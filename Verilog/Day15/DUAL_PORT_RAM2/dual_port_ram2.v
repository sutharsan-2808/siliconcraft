==> flow/design.v <==
module dualport_ram2(input reg clk,
                     input reset,
                     input reg[4:0]datain,
                     input port,
                     input wr,
                     input rd,
                     input [5:0]addr0,
                     input [5:0]addr1,
                     output reg[4:0]dataout0,
                     output reg[4:0]dataout1);
  reg[4:0]mem[64:0];
  always @(posedge clk)begin
    if(reset)begin
      dataout0<=0;
      dataout1<=0;
    end
    else if(wr==1 && port==0)
      mem[addr0]<=datain;
    else if(wr==1 && port==1)
      mem[addr1]<=datain;
    else if(rd==1 && port==0)
      dataout0<=mem[addr0];
    else if(rd==1 && port==1)
      dataout1<=mem[addr1];
  end
endmodule
---- Tool chain data of dualport_ram2 ----
The steps from the RTL of dualport_ram2 to its reports follow in flow order.
Lines are those of the file above, counted from 1.
Library cell names are shortened.
The mark - stands for no value.
design
  top ..................................... dualport_ram2
  clock port .............................. clk
  library ................................. sky130hd
  corner .................................. tt_025C_1v80

---- Elaborated design ----
Source: Yosys, flattened and elaborated, memories not mapped. Widths are those after wreduce. Registers that Yosys merges into a memory's read port (data or address) are not register bits. Print and check cells do not count. Equal cells are merged and count once.
Memory sizes are those after Yosys's memory passes, which may raise the word count (mostly to a power of two), join words into wider ones and drop unused or constant bits.
bit counts
  memories kept ........................... 1
  clocked read ports x word width ......... 10
  input bits .............................. 22
  bits in registers ....................... 0
  RAM bits ................................ 325
operators by class
  bitwise logic cells ..................... 4
  mux-type cells .......................... 18
  reduce/logical cells .................... 7
memory list
  name  depth  bits a word  rd ports  write ports  RTL line  text
  mem   65     5            2         1            11        reg[4:0]mem[64:0];
operators with widths
  kind                 count
  2-to-1 mux 7 bit     6
  2-to-1 mux 5 bit     6
  2-to-1 mux 1 bit     6
  OR reduction 5 bit   1
  logical AND 1 bit    4
  NOT 1 bit            4
  AND reduction 4 bit  1
  AND reduction 3 bit  1

---- Depth ----
Depth = most cells in a row (Yosys ltp): at word level without a register or memory, in the mapped netlist without a sequential cell, where the memories' decode and read muxes count.
depth
  word-level depth ........................ 6
  ABC_AREA ................................ 1
  mapped depth ............................ 14
  depth with buffers taken out ............ 11

---- Mapped cells and area ----
The flow's flattened synthesis, as Yosys stat reports it; memories are mapped. The netlist is that of the ABC_AREA named above (0 if unset); the other value can give another one.
synthesis totals
  sequential part of the area ............. 9809.4 µm²
  standard cells after synthesis .......... 1957
  flip-flop cells ......................... 330
  buffer cells ............................ 135
  cell area after synthesis ............... 16862.4 µm²
cells by type
  cell type  count  total area (µm²)
  edfxtp_1   320    9.61E+03
  nand3_1    591    2.96E+03
  nand2_1    747    2.8E+03
  clkbuf_1   67     251.491
  nor2_1     63     236.477
  buf_2      40     200.192
  dfxtp_1    10     200.192
  inv_1      40     150.144
  buf_1      25     93.84
  a21oi_1    10     50.048
  nand2_2    7      43.792
  nor3_2     4      40.038
  o21ai_2    4      35.034
  inv_2      9      33.782
  o21ai_4    2      32.531
  nor2_2     5      31.28
  nor3_1     6      30.029
  buf_4      2      15.014
Not listed: further types 5, cells in them 5.

---- Worst setup path after synthesis ----
Path of least setup slack by OpenSTA after synthesis, without wires, with an ideal clock, recovery checks aside; 20% of the period is set as input and as output delay. Where synthesis merged equal registers, the netlist keeps one of their names.
path after synthesis
  kind .................................... input to register
  start ................................... in wr
  end ..................................... mem mem[57][0]
  required time ........................... 2.856 ns
  path delay .............................. 1.739 ns
  time at the first pin ................... 0.646 ns
  input delay ............................. 0.646 ns
  setup slack ............................. 0.845 ns
  stages .................................. 9
  buffers on the path ..................... 1
  setup time .............................. 0.374 ns
  arrival time ............................ 2.011 ns
  period .................................. 3.23 ns
  synthesis period reached ................ 2.385 ns
"path delay" = arrival - input delay + setup time.
"stages": output pins that drive a net of the path, with the launching flip-flop's if there is one; two outputs of one cell count as two.
"synthesis period reached" is the clock period less the worst setup slack; recovery checks do not enter. This is arithmetic on one report: input and output delays are still those of the set period (20% each).
Between the ends stands the longest chain of elaborated cells between them, by number of cells; it is not shown to be the way that was timed. Of several equally long chains one is given.
Each line given opens the expression or statement behind the cell; cells for indexed reads and writes are added by Yosys, which also makes memories of some case tables.
The path ends at the enable pin of a flip-flop; only ways to that pin are counted.
on the way, after synthesis
  path through ............................ inv_2 nor2_4 nand2_4 buf_6 o21ai_4 inv_2 nor2_2 nand2_2 nor3_1
  length of the longest elaborated chain .. 6
RTL lines, path after synthesis
  item                RTL line  text
  from (decl)         5         input wr,
  logical AND 1 bit   19        else if(wr==1 && port==1)
  2-to-1 mux 1 bit    19
  2-to-1 mux 1 bit    17        else if(wr==1 && port==0)
  2-to-1 mux 1 bit    13        if(reset)begin
  OR reduction 5 bit  -
  2-to-1 mux 7 bit    -
  to (decl)           11        reg[4:0]mem[64:0];

---- Timing after layout ----
Path of least setup slack in the final report of run 1 (OpenROAD, finished layout, wires in). Where an end is a register, its clock arrival counts in the times.
path after layout
  kind .................................... input to register
  start ................................... in reset
  end ..................................... mem mem[27][1]
  stages .................................. 8
  arrival time ............................ 3.65 ns
  input delay ............................. 1.03 ns
  setup time .............................. 0.36 ns
  time at the first pin ................... 1.03 ns
  buffers on the path ..................... 1
  setup slack ............................. 1.66 ns
  required time ........................... 5.32 ns
  period .................................. 5.17 ns
Between the ends stands the longest chain of elaborated cells between them, by number of cells; it is not shown to be the way that was timed. Of several equally long chains one is given.
The path ends at the enable pin of a flip-flop; only ways to that pin are counted.
on the way, after layout
  path through ............................ clkdlybuf4s50_1 nor2_4 nand2_4 o21ai_2 inv_2 nor3_2 nand2_1 nor2_1
  length of the longest elaborated chain .. 3
RTL lines, path after layout
  item                RTL line  text
  from (decl)         2         input reset,
  2-to-1 mux 1 bit    13        if(reset)begin
  OR reduction 5 bit  -
  2-to-1 mux 7 bit    -
  to (decl)           11        reg[4:0]mem[64:0];

Wiki page: dualport_ram2 / flow data

Measured data: module dualport_ram2, platform sky130hd, 2 stored runs of the flow under differing settings, order arbitrary. Input and output delays are each 20% of the period that was set; the output load is 0.01 pF.
"achieved clock period (ns)": clock period set for the run, less the worst setup slack. It is reckoned from that one timing run; input and output delays stay at 20% of the period that was set.
By "worst setup path time (ns)" is meant the share of the clock period that the worst setup path is allowed (20% is reserved at inputs, 20% at outputs), minus its slack. Clock arrival times at its registers enter into it.
By "finish__power__total" is meant OpenSTA's value without simulated activity: inputs other than the clock are taken to toggle once in ten clock periods, and the tool carries that through the logic.

Flow files of run 1
==> flow/run.sh <==
#!/bin/bash
# the make line also repeats the synthesis and layout settings of config.mk as NAME=value (left out here)
make -C /OpenROAD-flow-scripts/flow DESIGN_CONFIG=/design/flow/config.mk WORK_HOME=/design/flow/orfs CLKGATE_MAP_FILE= finish
==> flow/config.mk <==
export PLATFORM = sky130hd
export DESIGN_NAME = dualport_ram2
export DESIGN_NICKNAME = dualport_ram2
export VERILOG_FILES = /design/flow/design.v
export SDC_FILE = /design/flow/constraint.sdc
export NUM_CORES = 4
export LEC_CHECK = 0
export ABC_AREA = 1
export CAP_MARGIN = 25
export CORE_MARGIN = 2
export CORE_UTILIZATION = 59
export CTS_CLUSTER_DIAMETER = 72
export MAX_ROUTING_LAYER = met5
export MIN_ROUTING_LAYER = met1
export PLACE_DENSITY = 0.81
export SLEW_MARGIN = 5
==> flow/constraint.sdc <==
create_clock -name core_clock -period 5.17 [get_ports {clk}]
set_input_delay 1.0340 -clock core_clock [delete_from_list [all_inputs] [get_ports {clk}]]
set_output_delay 1.0340 -clock core_clock [all_outputs]
set_load 0.01 [all_outputs]

report of run 1
yosys chip area after synthesis (um^2): 16862.4
finish__design__die__area: 29948.0
finish__design__instance__area__stdcell: 18351.4
finish__design__instance__utilization: 0.6569
finish__timing__setup__ws: 1.664
finish__timing__setup__tns: 0.000
finish__timing__hold__ws: 0.600
finish__power__total: 5.975e-03
achieved clock period (ns): 3.506
worst setup path time (ns): 2.47
worst setup path kind: input to register

Flow files of run 2
==> flow/run.sh <==
#!/bin/bash
# the make line also repeats the synthesis and layout settings of config.mk as NAME=value (left out here)
make -C /OpenROAD-flow-scripts/flow DESIGN_CONFIG=/design/flow/config.mk WORK_HOME=/design/flow/orfs CLKGATE_MAP_FILE= finish
==> flow/config.mk <==
export PLATFORM = sky130hd
export DESIGN_NAME = dualport_ram2
export DESIGN_NICKNAME = dualport_ram2
export VERILOG_FILES = /design/flow/design.v
export SDC_FILE = /design/flow/constraint.sdc
export NUM_CORES = 4
export LEC_CHECK = 0
export CAP_MARGIN = 20
export CORE_MARGIN = 2
export CORE_UTILIZATION = 40
export SETUP_SLACK_MARGIN = 0.91
export SLEW_MARGIN = 20
==> flow/constraint.sdc <==
create_clock -name core_clock -period 3.07 [get_ports {clk}]
set_input_delay 0.6140 -clock core_clock [delete_from_list [all_inputs] [get_ports {clk}]]
set_output_delay 0.6140 -clock core_clock [all_outputs]
set_load 0.01 [all_outputs]

report of run 2
yosys chip area after synthesis (um^2): 15477.3
finish__design__die__area: 40282.5
finish__design__instance__area__stdcell: 18667.9
finish__design__instance__utilization: 0.4864
finish__timing__setup__ws: 0.930
finish__timing__setup__tns: 0.000
finish__timing__hold__ws: 0.488
finish__power__total: 9.926e-03
achieved clock period (ns): 2.140
worst setup path time (ns): 1.53
worst setup path kind: input to register
