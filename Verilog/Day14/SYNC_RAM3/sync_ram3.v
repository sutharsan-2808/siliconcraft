==> flow/design.v <==
module sync_ram3(input reg clk,
                input reset,
                 input reg[4:0]datain,
                 input reg[7:0]addr,
                input wr,
                input rd,
                 output reg[4:0]dataout);
  reg[4:0]sram[256:0];
  always @(posedge clk)begin
    if(reset)
      dataout<=0;
    else if(wr==1)
      sram[addr]<=datain;
    else if (rd==1)
      dataout<=sram[addr];
  end
endmodule
From RTL to reports: sync_ram3
The steps from the RTL of sync_ram3 to its reports follow in flow order.
Lines are those of the file above, counted from 1.
{ "inputs": {"top": "sync_ram3", "clock": "clk", "cell_library": "sky130hd", "lib_corner": "tt_025C_1v80"} }

Word level
Yosys after proc, flatten, opt, wreduce and memory -nomap, before mapping. Enables and synchronous resets that opt folds into registers are not counted as muxes. Memory bits, and registers merged into a memory's read port (data or address), are not among the register bits. Print and check cells are not counted. Equal cells are merged and count once.
Yosys's memory passes give these memory sizes; they may raise the number of words (mostly to a power of two), join words into wider ones and drop unused or constant bits.
{ "bits": {"out_inout_bits": 5, "mem_count": 1, "ff_bits": 0, "word_cells": 9, "clocked_rd_ports_x_width": 5, "ramBits": 1285, "inputBits": 17} }
{ "op_classes": {"mux": 6, "n_logic": 1, "reduce_logical": 1} }
{ "mem_list": {"columns": ["name", "words", "width", "read_ports", "write_ports", "line", "source"], "rows": [
  ["sram", 257, 5, 1, 1, 8, "reg[4:0]sram[256:0];"]
]} }
{ "ops": {"columns": ["op", "count"], "rows": [
  ["9-bit two-way mux", 2],
  ["5-bit two-way mux", 2],
  ["2-bit AND reduction", 1],
  ["1-bit two-way mux", 2],
  ["1-bit NOT", 1]
]} }

Depth
Longest topological path by Yosys (ltp), each cell counted once; first at word level (registers and memories cut), then after technology mapping (sequential cells cut; the memories' decode and read muxes count).
{ "logic_depth": {"word_depth": 2, "ABC_AREA": 0, "depth_mapped": 12, "mapped_depth_nobuf": 7} }

After synthesis
The flow's flattened synthesis, as Yosys stat reports it; memories are mapped. The netlist is that of the ABC_AREA named above (0 if unset); the other value can give another one.
{ "by_type": {"columns": ["cell", "count", "area_total_um2"], "rows": [
  ["sky130_fd_sc_hd__edfxtp_1", 1280, 3.84E+04],
  ["sky130_fd_sc_hd__mux4_2", 332, 7.48E+03],
  ["sky130_fd_sc_hd__nor2_1", 252, 945.907],
  ["sky130_fd_sc_hd__mux2i_1", 63, 630.605],
  ["sky130_fd_sc_hd__nand2_1", 109, 409.142],
  ["sky130_fd_sc_hd__mux4_1", 13, 341.578],
  ["sky130_fd_sc_hd__clkbuf_1", 71, 266.506],
  ["sky130_fd_sc_hd__a32oi_1", 27, 236.477],
  ["sky130_fd_sc_hd__buf_2", 39, 195.187],
  ["sky130_fd_sc_hd__nand3_1", 39, 195.187],
  ["sky130_fd_sc_hd__buf_8", 12, 180.173],
  ["sky130_fd_sc_hd__buf_6", 14, 157.651],
  ["sky130_fd_sc_hd__a22oi_1", 17, 127.622],
  ["sky130_fd_sc_hd__nor3_1", 24, 120.115],
  ["sky130_fd_sc_hd__nand4_1", 17, 106.352],
  ["sky130_fd_sc_hd__dfxtp_1", 5, 100.096],
  ["sky130_fd_sc_hd__buf_4", 12, 90.086],
  ["sky130_fd_sc_hd__nor2b_1", 14, 87.584]
]} }
Other cell types: 29; their cells: 78.
{ "mapped": {"area_um2": 50646.1, "cell_count": 2418, "seq_area_um2": 38537.0, "buf_cells": 155, "ffs": 1285} }

Path before layout
OpenSTA on the mapped netlist: ideal clock, no wires. The path of least setup slack (recovery checks aside). Input and output delay are each 20% of the period. Register names are those of the netlist, which keeps one name where synthesis merged equal registers.
{ "synth_timing": {"kind": "input to register", "startpoint": "input port addr[0]", "endpoint": "memory sram[53][0]", "n_path_buf": 7, "path_slack_ns": 1.314, "required_time_ns": 4.180, "arrival_time_ns": 2.866, "input_delay_ns": 0.904, "t_first_pin_ns": 0.904, "path_delay_ns": 2.302, "clock_period_ns": 4.52, "setup_ns": 0.340, "driving_pins": 10, "synth_period_reached_ns": 3.206} }
"path_delay_ns" is the arrival time less input delay plus setup time.
"driving_pins" counts driving pins, that of a launching flip-flop among them; a cell with two outputs on the path counts twice.
"synth_period_reached_ns" is the clock period less the worst setup slack; recovery checks do not enter. This is arithmetic on one report: input and output delays are still those of the set period (20% each).
The rows between start and end are the longest chain of elaborated cells between them; the timing report does not say that the signal goes this way. Where chains are equally long, one stands for them.
Each line given opens the expression or statement behind the cell; cells for indexed reads and writes are added by Yosys, which also makes memories of some case tables.
{ "synth_between": {"cell_sequence": "sky130_fd_sc_hd__buf_6 -> sky130_fd_sc_hd__buf_8 -> sky130_fd_sc_hd__buf_8 -> sky130_fd_sc_hd__buf_6 -> sky130_fd_sc_hd__buf_6 -> sky130_fd_sc_hd__buf_2 -> sky130_fd_sc_hd__nor2b_1 -> sky130_fd_sc_hd__nand3_1 -> sky130_fd_sc_hd__clkbuf_1 -> sky130_fd_sc_hd__nor2_1", "elab_chain_cells": 2, "cells_between": 2, "cone_lines": 2, "cone_classes": "mux: 2"} }
{ "synth_lines": {"columns": ["item", "line", "source"], "rows": [
  ["start: declaration", 4, "input reg[7:0]addr,"],
  ["9-bit two-way mux", 12, "else if(wr==1)"],
  ["9-bit two-way mux", 10, "if(reset)"],
  ["end: declaration", 8, "reg[4:0]sram[256:0];"]
]} }

Timing after layout
Path of least setup slack in the final report of run A (OpenROAD, finished layout, wires in). Where an end is a register, its clock arrival counts in the times.
{ "layout_timing": {"kind": "register to register", "startpoint": "memory sram[62][0]", "endpoint": "register dataout[0]", "driving_pins": 8, "clock_period_ns": 2.08, "path_slack_ns": -0.33, "n_path_buf": 1, "required_time_ns": 2.72, "setup_ns": 0.11, "arrival_time_ns": 3.06, "t_first_pin_ns": 0.76} }
{ "layout_between": {"cell_sequence": "sky130_fd_sc_hd__edfxtp_1 -> sky130_fd_sc_hd__mux4_2 -> sky130_fd_sc_hd__mux4_2 -> sky130_fd_sc_hd__nor2b_4 -> sky130_fd_sc_hd__nor4_4 -> sky130_fd_sc_hd__buf_4 -> sky130_fd_sc_hd__and4_1 -> sky130_fd_sc_hd__a211oi_1"} }
{ "layout_lines": {"columns": ["item", "line", "source"], "rows": [
  ["start: declaration", 8, "reg[4:0]sram[256:0];"],
  ["end: declaration", 7, "output reg[4:0]dataout);"]
]} }
Chain of elaborated cells between the ends: none given.

Add stored flow runs of sync_ram3

Design sync_ram3 on sky130hd. What follows are 2 stored runs of the flow, each under its own settings; their order means nothing. The constraints put input and output delay at 20% of the set period each and load the outputs with 0.01 pF.
"clock period achieved" is the run's clock period less its worst setup slack. It is reckoned from that one timing run; input and output delays stay at 20% of the period that was set.
"allowed time less slack (worst setup path)": the worst setup path's part of the clock period (all of it between registers, 20% less for each end at a port) less its slack. A launch clock that arrives late makes it longer, a capture clock that arrives late makes it shorter.
By "total power of the final layout" is meant OpenSTA's value without simulated activity: inputs other than the clock are taken to toggle once in ten clock periods, and the tool carries that through the logic.

==> run A: settings <==
{ "period_ns": 2.08, "CORE_UTILIZATION": 29, "PLACE_DENSITY_LB_ADDON": 0.02, "CORE_ASPECT_RATIO": 0.75, "CORE_MARGIN": 2, "CELL_PAD_IN_SITES_GLOBAL_PLACEMENT": 0, "CELL_PAD_IN_SITES_DETAIL_PLACEMENT": 0, "CTS_CLUSTER_SIZE": 28, "SLEW_MARGIN": 30, "CAP_MARGIN": 20 }
==> run A: results <==
chip area after synthesis (Yosys): 50,646.1 um2
die size: 178,036.0 um2
standard-cell area after layout: 64,570.7 um2
final utilization: 37.3 %
setup slack of the critical path: -0.333 ns
summed negative setup slack: -1.154 ns
smallest hold slack: 0.091 ns
total power of the final layout: 57.424 mW
clock period achieved: 2.413 ns
allowed time less slack (worst setup path): 2.41 ns
class of the worst setup path: register to register

==> run B: settings <==
{ "period_ns": 2.24, "CORE_UTILIZATION": 60, "SETUP_SLACK_MARGIN": 0.11, "PLACE_DENSITY": 0.78, "HOLD_SLACK_MARGIN": 0.11, "CORE_ASPECT_RATIO": 0.61, "CORE_MARGIN": 4, "CELL_PAD_IN_SITES_GLOBAL_PLACEMENT": 1, "CELL_PAD_IN_SITES_DETAIL_PLACEMENT": 0, "ABC_AREA": 1, "CAP_MARGIN": 20, "SLEW_MARGIN": 20 }
==> run B: results <==
chip area after synthesis (Yosys): 51,762.1 um2
die size: 91,177.0 um2
standard-cell area after layout: 62,343.5 um2
final utilization: 73.5 %
setup slack of the critical path: 0.140 ns
summed negative setup slack: 0.000 ns
smallest hold slack: 0.247 ns
total power of the final layout: 48.918 mW
clock period achieved: 2.100 ns
allowed time less slack (worst setup path): 1.65 ns
class of the worst setup path: input to register
